==> flow/design.v <==
module seed_accumulator #(
    parameter SEED_WIDTH = 256,         
    parameter BYTES_PER_CYCLE = 1       
) (
    input wire clk,
    input wire rst,
    input wire start,                   
    input wire trng_valid,              
    input wire [7:0] trng_byte,         
    output reg [SEED_WIDTH-1:0] seed,   
    output reg seed_ready,              
    output reg collecting               
);
    localparam BYTES_NEEDED = SEED_WIDTH / 8;   
    localparam COUNTER_WIDTH = $clog2(BYTES_NEEDED) + 1;
    reg [COUNTER_WIDTH-1:0] byte_counter;
    reg [SEED_WIDTH-1:0] seed_buffer;
    always @(posedge clk or posedge rst) begin
        if (rst) begin
            seed <= {SEED_WIDTH{1'b0}};
            seed_ready <= 1'b0;
            collecting <= 1'b0;
            byte_counter <= 0;
            seed_buffer <= {SEED_WIDTH{1'b0}};
        end else begin
            if (start && !collecting && !seed_ready) begin
                collecting <= 1'b1;
                seed_ready <= 1'b0;
                byte_counter <= 0;
                seed_buffer <= {SEED_WIDTH{1'b0}};
            end else if (collecting) begin
                if (trng_valid) begin
                    seed_buffer <= {seed_buffer[SEED_WIDTH-9:0], trng_byte};
                    byte_counter <= byte_counter + 1;
                    if (byte_counter >= BYTES_NEEDED - 1) begin
                        seed <= {seed_buffer[SEED_WIDTH-9:0], trng_byte};
                        seed_ready <= 1'b1;
                        collecting <= 1'b0;
                        byte_counter <= 0;
                    end
                end
            end else if (seed_ready) begin
                if (!start) begin
                    seed_ready <= 1'b0;
                end
            end
        end
    end
endmodule  
`timescale 1ns / 1ps
module trng (
    input  wire       clk,
    input  wire        rst,
    input  wire        enable,       
    output reg  [7:0]  random_byte,  
    output reg         valid         
);
    reg [31:0] lfsr1;   
    reg [31:0] lfsr2;   
    wire feedback1 = lfsr1[31] ^ lfsr1[21] ^ lfsr1[1]  ^ lfsr1[0];
    wire feedback2 = lfsr2[31] ^ lfsr2[29] ^ lfsr2[25] ^ lfsr2[24];
    always @(posedge clk or posedge rst) begin
        if (rst) begin
            lfsr1 <= 32'hACE1BABE;
            lfsr2 <= 32'hDEADBEEF;
            random_byte <= 8'd0;
            valid <= 1'b0;
        end else begin
            if (enable) begin
                lfsr1 <= {lfsr1[30:0], feedback1};
                lfsr2 <= {lfsr2[30:0], feedback2};
                random_byte <= lfsr1[7:0] ^ lfsr2[23:16];  
                valid <= 1'b1;
            end else begin
                valid <= 1'b0;
            end
        end
    end
endmodule  
`timescale 1ns / 1ps
module trng_system #(
    parameter SEED_WIDTH = 256  
) (
    input wire clk,
    input wire rst,
    input wire start_seed_collection,  
    output wire [SEED_WIDTH-1:0] seed,  
    output wire seed_ready,       
    output wire collecting      
);
    wire [7:0] trng_byte;  
    wire trng_valid;  
    wire trng_enable;  
    assign trng_enable = collecting;
    trng trng_inst (
        .clk(clk),
        .rst(rst),
        .enable(trng_enable),
        .random_byte(trng_byte),
        .valid(trng_valid)
    );
    seed_accumulator #(
        .SEED_WIDTH(SEED_WIDTH),
        .BYTES_PER_CYCLE(1) 
    ) accumulator_inst (
        .clk(clk),
        .rst(rst),
        .start(start_seed_collection),
        .trng_valid(trng_valid),
        .trng_byte(trng_byte),
        .seed(seed),
        .seed_ready(seed_ready),
        .collecting(collecting)
    );  
endmodule
# ---- Reports on trng_system
# What the tools print for trng_system, step after step.
# Lines are those of the file above, counted from 1.
# Operators: Yosys type, input widths -> output width; for muxes data width and select width s.
# The mark n/a stands for no value.
dict set report design {
  design {trng_system}
  clock {clk}
  lib {sky130hd}
  corner {tt_025C_1v80}
}

# ---- After elaboration
# Yosys after proc, flatten, opt, wreduce and memory -nomap, before mapping. Memory bits, and registers merged into a memory's read port (data or address), are not among the register bits. Print and check cells are not counted. Equal cells are merged and count once.
dict set report classes {
  addsub 1
  n_mul 0
  n_div 0
  n_cmp 1
  equal 2
  shift 0
  n_mux 18
  bitwise 8
  reduce_and_logical 9
}
# operator n
set op_table {}
lappend op_table {{$mux 248} 3}
lappend op_table {{$mux 6} 4}
lappend op_table {{$mux 1} 11}
lappend op_table {{$xor 8x8->8} 1}
lappend op_table {{$xor 1x1->1} 6}
lappend op_table {{$ne 3x3->1 const B} 2}
lappend op_table {{$add 6x1->6 const B} 1}
lappend op_table {{$ge 6x5->1 const B} 1}
lappend op_table {{$reduce_and 2->1} 2}
lappend op_table {{$reduce_bool 2->1} 2}
lappend op_table {{$reduce_and 4->1} 1}
lappend op_table {{$logic_and 1x1->1} 2}
lappend op_table {{$logic_not 1->1} 2}
lappend op_table {{$not 1->1} 1}
dict set report word_totals {
  register_bits 585
  latchBits 0
  ramBits 0
  rom_bits 0
  clocked_rd_ports_x_width 0
  memories 0
  input_bits 3
  output_inout_bits 258
  elab_cells 48
}

# ---- Depth
# Depth = most cells in a row (Yosys ltp): at word level without a register or memory, in the mapped netlist without a sequential cell, where the memories' decode and read muxes count.
dict set report depth {
  ltp_word 5
  ABC_AREA 0
  mapped_depth 7
  depth_no_buf 4
}

# ---- Netlist
# Yosys stat after the flow's synthesis: flattened, memories mapped to cells. It holds for the ABC_AREA given above (unset counts as 0); a run with the other value may have another netlist.
# cell_type n area_total_um2
set types {}
lappend types {sky130_fd_sc_hd__dfrtp_1 542 1.36E+04}
lappend types {sky130_fd_sc_hd__mux2_4 208 3.12E+03}
lappend types {sky130_fd_sc_hd__nand2_1 503 1.89E+03}
lappend types {sky130_fd_sc_hd__mux2_2 109 1.23E+03}
lappend types {sky130_fd_sc_hd__nand3_1 236 1.18E+03}
lappend types {sky130_fd_sc_hd__dfstp_2 43 1.13E+03}
lappend types {sky130_fd_sc_hd__buf_6 26 292.781}
lappend types {sky130_fd_sc_hd__clkbuf_1 60 225.216}
lappend types {sky130_fd_sc_hd__buf_2 31 155.149}
lappend types {sky130_fd_sc_hd__a21oi_1 30 150.144}
lappend types {sky130_fd_sc_hd__xnor2_1 12 105.101}
lappend types {sky130_fd_sc_hd__nor2_1 10 37.536}
lappend types {sky130_fd_sc_hd__o21ai_0 6 30.029}
lappend types {sky130_fd_sc_hd__mux2i_1 2 20.019}
lappend types {sky130_fd_sc_hd__buf_1 5 18.768}
lappend types {sky130_fd_sc_hd__or4_1 2 15.014}
lappend types {sky130_fd_sc_hd__and2_1 2 12.512}
lappend types {sky130_fd_sc_hd__ha_1 1 12.512}
# Not listed: further types 12, cells in them 13.
dict set report mapped {
  mapped_cells 1841
  synth_area_um2 23279.8
  seq_area_um2 14692.8
  ffs 585
  n_buf 122
}
# The figures by module come from a second, unflattened synthesis with its own total; it is not the netlist above.
dict set report hier_totals {
  hier_cells 1868
  hier_area_um2 22226.3
}
# Each row is one instance without its submodules.
# mod n_inst cells area_um2 mod_seq_area_um2
set modules {}
lappend modules {seed_accumulator 1 1688 19326.0 12812.3}
lappend modules {trng 1 180 2900.3 1880.6}
lappend modules {trng_system 1 0 0.0 0.0}

# ---- Worst setup path after synthesis
# OpenSTA on the mapped netlist: ideal clock, no wires. The path of least setup slack (recovery checks aside). Input and output delay are each 20% of the period. Register names are those of the netlist, which keeps one name where synthesis merged equal registers.
dict set report synth_path {
  kind {register to register}
  startpoint {reg accumulator_inst.byte_counter[0]}
  endpoint {reg accumulator_inst.seed[100]}
  tclk_ns 1.9
  setup_time_ns 0.125
  t_first_pin_ns 0.000
  t_arrival_ns 1.688
  t_required_ns 1.775
  setup_slack_ns 0.087
  path_delay_ns 1.813
  stages 7
  path_buffers 2
  synth_period_reached_ns 1.813
}
# "path_delay_ns" is the arrival time less input delay plus setup time.
# "stages" counts driving pins, that of a launching flip-flop among them; a cell with two outputs on the path counts twice.
# "synth_period_reached_ns" = period - worst setup slack (recovery checks aside). The figure is calculated, with input and output delays left at 20% of the set period.
# Between the ends stands the longest chain of elaborated cells between them, by number of cells; it is not shown to be the way that was timed. Of several equally long chains one is given.
# Each line given opens the expression or statement behind the cell; cells for indexed reads and writes are added by Yosys, which also makes memories of some case tables.
# A register here has more assigning lines than the two given.
dict set report synth_via {
  cell_sequence {sky130_fd_sc_hd__dfrtp_1 sky130_fd_sc_hd__ha_1 sky130_fd_sc_hd__a41o_2 sky130_fd_sc_hd__nand2_2 sky130_fd_sc_hd__buf_6 sky130_fd_sc_hd__buf_6 sky130_fd_sc_hd__mux2_4}
  elab_chain_len 2
  cone_cells 2
  lines_between 1
  classes_between {compare: 1; reduce/logical: 1}
}
# element line_no
set synth_lines {}
lappend synth_lines {{from (decl)} 16} ;# reg [COUNTER_WIDTH-1:0] byte_counter;
lappend synth_lines {{from (assign)} 23} ;# byte_counter <= 0;
lappend synth_lines {{from (assign)} 34} ;# byte_counter <= byte_counter + 1;
lappend synth_lines {{$ge 6x5->1} 35} ;# if (byte_counter >= BYTES_NEEDED - 1) begin
lappend synth_lines {{$reduce_and 4->1} n/a}
lappend synth_lines {{to (assign)} 20} ;# seed <= {SEED_WIDTH{1'b0}};
lappend synth_lines {{to (assign)} 36} ;# seed <= {seed_buffer[SEED_WIDTH-9:0], trng_byte};
lappend synth_lines {{to (decl)} 10} ;# output reg [SEED_WIDTH-1:0] seed,

# ---- Worst path after layout
# Path of least setup slack in the final report of flow run A (OpenROAD, finished layout, wires in). Where an end is a register, its clock arrival counts in the times.
dict set report layout_path {
  kind {register to output}
  startpoint {reg accumulator_inst.seed[84]}
  endpoint {out seed[84]}
  tclk_ns 2.06
  output_delay_ns 0.41
  t_first_pin_ns 0.62
  t_arrival_ns 1.47
  t_required_ns 1.65
  setup_slack_ns 0.17
  stages 2
  path_buffers 1
}
dict set report layout_via {
  cell_sequence {sky130_fd_sc_hd__dfrtp_1 sky130_fd_sc_hd__dlygate4sd2_1}
  elab_chain_len 0
  cone_cells 0
  lines_between 0
}
# element line_no
set layout_lines {}
lappend layout_lines {{from (decl)} 10} ;# output reg [SEED_WIDTH-1:0] seed,
lappend layout_lines {{from (assign)} 20} ;# seed <= {SEED_WIDTH{1'b0}};
lappend layout_lines {{from (assign)} 36} ;# seed <= {seed_buffer[SEED_WIDTH-9:0], trng_byte};
lappend layout_lines {{to (decl)} 87} ;# output wire [SEED_WIDTH-1:0] seed,

; Top module trng_system; platform sky130hd; tools Yosys and OpenROAD; 2 stored runs in no particular order. Input and output delays are each 20% of the period that was set; the output load is 0.01 pF.
; "achieved_clock_period_ns" is the run's clock period less its worst setup slack. It is reckoned from that one timing run; input and output delays stay at 20% of the period that was set.
; "worst_path_ns": the worst setup path's part of the clock period (all of it between registers, 20% less for each end at a port) less its slack. A launch clock that arrives late makes it longer, a capture clock that arrives late makes it shorter.
; "design_power_w" is the tool's figure for a default switching activity; nothing was simulated.

[flow run A: settings]
period_ns = 2.06
CORE_UTILIZATION = 18
SETUP_SLACK_MARGIN = 0.14
PLACE_DENSITY = 0.83
CORE_MARGIN = 5
GPL_ROUTABILITY_DRIVEN = 0
CTS_CLUSTER_SIZE = 13
CAP_MARGIN = 0
SLEW_MARGIN = 5
[flow run A: results]
fin_util_pct = 23.7
design_die_area_um2 = 136626.0
achieved_clock_period_ns = 1.886
stdcell_area_um2 = 30591.8
final_setup_ws_ns = 0.174
total_negative_slack_ns = 0.000
design_power_w = 0.039252
yosys.chip_area_um2 = 23279.8
worst_path_ns = 1.47
worstPathKind = register to output

[flow run B: settings]
period_ns = 2.24
CORE_UTILIZATION = 52
PLACE_DENSITY_LB_ADDON = 0.28
CELL_PAD_IN_SITES_DETAIL_PLACEMENT = 1
ABC_AREA = 1
CAP_MARGIN = 10
SLEW_MARGIN = 20
CORE_MARGIN = 2
[flow run B: results]
achieved_clock_period_ns = 2.155
final_setup_ws_ns = 0.085
worst_path_ns = 2.16
worstPathKind = register to register
yosys.chip_area_um2 = 21436.8
fin_util_pct = 64.9
total_negative_slack_ns = 0.000
design_power_w = 0.022422
design_die_area_um2 = 42865.6
stdcell_area_um2 = 26439.1
